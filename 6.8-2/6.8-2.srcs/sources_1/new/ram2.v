==> flow/design.v <==
`timescale 1ns / 1ps
module ram2(
    input clk,
    input ena,
    input wena,
    input [4:0] addr,
    inout [31:0] data
    );
    reg [31:0] bram[31:0];     
    reg [31:0] data_temp;
always @(posedge clk)
begin 
    if (ena)   
    begin
        if(wena)
            bram[addr] <= data;
        else 
            data_temp <= bram[addr];
    end
    else 
        data_temp <= 32'bz;     
    end
assign data = wena ? 32'bz : data_temp; 
endmodule
From RTL to reports: ram2 --
The steps from the RTL of ram2 to its reports follow in flow order. Line numbers count from 1 in the design file above. Operators carry their Yosys type and port widths (W data, S select, Z words). Library cell names are shortened. A cell with - has no value.
Set-up: top module ram2, clock port clk, cell library sky130hd, library corner tt_025C_1v80

Elaborated design --
Yosys after proc, flatten, opt, wreduce and memory -nomap, before mapping. Memory bits, and registers merged into a memory's read port (data or address), are not among the register bits. Print and check cells are not counted. Equal cells are merged and count once. Yosys's memory passes give these memory sizes; they may raise the number of words (mostly to a power of two), join words into wider ones and drop unused or constant bits.
Bit counts: register bits after elaboration 32, memory bits (writable) 1024, bits of input ports 8, memory cells 1
Memory list:
- bram | depth 32, bits a word 32, read ports 1, wr ports 1, RTL line 9 | reg [31:0] bram[31:0];
Cells by class: mux-type cells 9, eq/ne operators 1
Operator list (count):
- $mux W32 | 5
- $mux W5 | 2
- $ne A2 B2 Y1 const B | 1
- $mux W1 | 2

Longest topological paths --
Depth = most cells in a row (Yosys ltp): at word level without a register or memory, in the mapped netlist without a sequential cell, where the memories' decode and read muxes count.
Depth: depth in word-level cells 3, ABC_AREA 1, mapped depth 11, depth with buffers taken out 9

Synthesis result --
The flow's flattened synthesis, as Yosys stat reports it; memories are mapped. The netlist is that of the ABC_AREA named above (0 if unset); the other value can give another one.
Cells by type:
- edfxtp_1 | count 1056, area in all 3.17E+04 µm²
- nand2_1 | count 2721, area in all 1.02E+04 µm²
- clkbuf_1 | count 113, area in all 424.157 µm²
- nor2_1 | count 96, area in all 360.346 µm²
- buf_2 | count 69, area in all 345.331 µm²
- nor3_2 | count 7, area in all 70.067 µm²
- buf_1 | count 12, area in all 45.043 µm²
- inv_1 | count 9, area in all 33.782 µm²
- nand3_1 | count 4, area in all 20.019 µm²
- inv_2 | count 4, area in all 15.014 µm²
- nor3_1 | count 1, area in all 5.005 µm²
- clkinv_1 | count 1, area in all 3.754 µm²
Synthesis totals: sequential part of the area 0.0317104 mm², cells in the netlist 4093, mapped flip-flops 1056, mapped area 0.0432465 mm²

Worst setup path after synthesis --
OpenSTA on the mapped netlist: ideal clock, no wires. The path of least setup slack (recovery checks aside). Input and output delay are each 20% of the period. Register names are those of the netlist, which keeps one name where synthesis merged equal registers.
Timing after synthesis: kind input port to flip-flop, start in wena, end mem bram[10][0], path delay 2920 ps, launch time at the first pin 1222 ps, stages 4, data arrival time 3721 ps, slack 1967 ps, path buffers 0, setup time 421 ps, input delay 1222 ps, clock period 6110 ps, synthesis period reached 4143 ps
"path delay" is the arrival time less input delay plus setup time. "stages" counts driving pins, that of a launching flip-flop among them; a cell with two outputs on the path counts twice. "synthesis period reached" is the clock period less the worst setup slack; recovery checks do not enter. This is arithmetic on one report: input and output delays are still those of the set period (20% each). The rows between start and end are the longest chain of elaborated cells between them; the timing report does not say that the signal goes this way. Where chains are equally long, one stands for them. Each line given opens the expression or statement behind the cell; cells for indexed reads and writes are added by Yosys, which also makes memories of some case tables. The path ends at the enable pin of a flip-flop; only ways to that pin are counted.
Between the ends, after synthesis: cells stage by stage nand2_1 -> inv_1 -> nand3_1 -> nor2_1, cells in the longest elaborated chain 2
RTL lines, path after synthesis:
- start: declaration | RTL line 5 | input wena,
- $mux W5 | RTL line 15 | if(wena)
- $mux W5 | RTL line 13 | if (ena)
- end: declaration | RTL line 9 | reg [31:0] bram[31:0];

Worst path after layout --
Path of least setup slack in the final report of run 1 (OpenROAD, finished layout, wires in). Where an end is a register, its clock arrival counts in the times. The report prints the path's times to 10 ps; the period is as set.
Timing post-layout: kind input port to flip-flop, start in addr[0], end mem bram[6][30], stages 7, input delay 1120 ps, data arrival time 4850 ps, clock period 5580 ps, launch time at the first pin 1120 ps, slack 1090 ps, setup time 290 ps, path buffers 4
The rows between start and end are the longest chain of elaborated cells between them; the timing report does not say that the signal goes this way. Where chains are equally long, one stands for them.
Between the ends, post-layout: cells stage by stage clkdlybuf4s50_1 -> inv_2 -> buf_2 -> buf_1 -> nand3_1 -> nor2_4 -> buf_16, cells in the longest elaborated chain 2
RTL lines, path post-layout:
- start: declaration | RTL line 6 | input [4:0] addr,
- $mux W5 | RTL line 15 | if(wena)
- $mux W5 | RTL line 13 | if (ena)
- end: declaration | RTL line 9 | reg [31:0] bram[31:0];

Add stored flow runs of ram2

Flow measurements of ram2 on sky130hd: 2 stored runs with different settings, listed in no order. Input and output delays are each 20% of the period that was set; the output load is 0.01 pF.
"achieved clock period" is the run's clock period less its worst setup slack. It is reckoned from that one timing run; input and output delays stay at 20% of the period that was set.
"worst path time" = time allowed to the worst setup path (clock period - input delay - output delay, where it has them) - its slack; a late launch clock adds to it, a late capture clock takes from it.
"total power after layout": no workload was simulated; the value follows from the tool's default switching activity.
"worst path time" is given in steps of 10 ps.

* Run 1 | settings: period_ns 5.58; CORE_UTILIZATION 55; SETUP_SLACK_MARGIN -0.34; PLACE_DENSITY_LB_ADDON 0.1; CORE_MARGIN 4; ABC_AREA 1; GPL_TIMING_DRIVEN 0; GPL_ROUTABILITY_DRIVEN 1; CAP_MARGIN 40; SLEW_MARGIN 5; MIN_ROUTING_LAYER met1 | results: cell area after synthesis 0.0432465 mm²; overall die area 0.0831803 mm²; standard-cell area after layout 0.0499654 mm²; final utilization 0.643; setup slack of the critical path 1088 ps; setup total negative slack 0 ps; worst hold slack in the final report 546 ps; total power after layout 17.328 mW; achieved clock period 4492 ps; worst path time 3380 ps; worst setup path kind input port to flip-flop
* Run 2 | settings: period_ns 11.0; CORE_UTILIZATION 59; SETUP_SLACK_MARGIN 3.1; PLACE_DENSITY_LB_ADDON 0.27; CELL_PAD_IN_SITES_DETAIL_PLACEMENT 0; TNS_END_PERCENT 50; CAP_MARGIN 25; CORE_MARGIN 2; SLEW_MARGIN 20 | results: cell area after synthesis 0.0400759 mm²; overall die area 0.0700264 mm²; standard-cell area after layout 0.0446128 mm²; final utilization 0.664; setup slack of the critical path 5504 ps; setup total negative slack 0 ps; worst hold slack in the final report 566 ps; total power after layout 8.212 mW; achieved clock period 5496 ps; worst path time 3300 ps; worst setup path kind input port to flip-flop
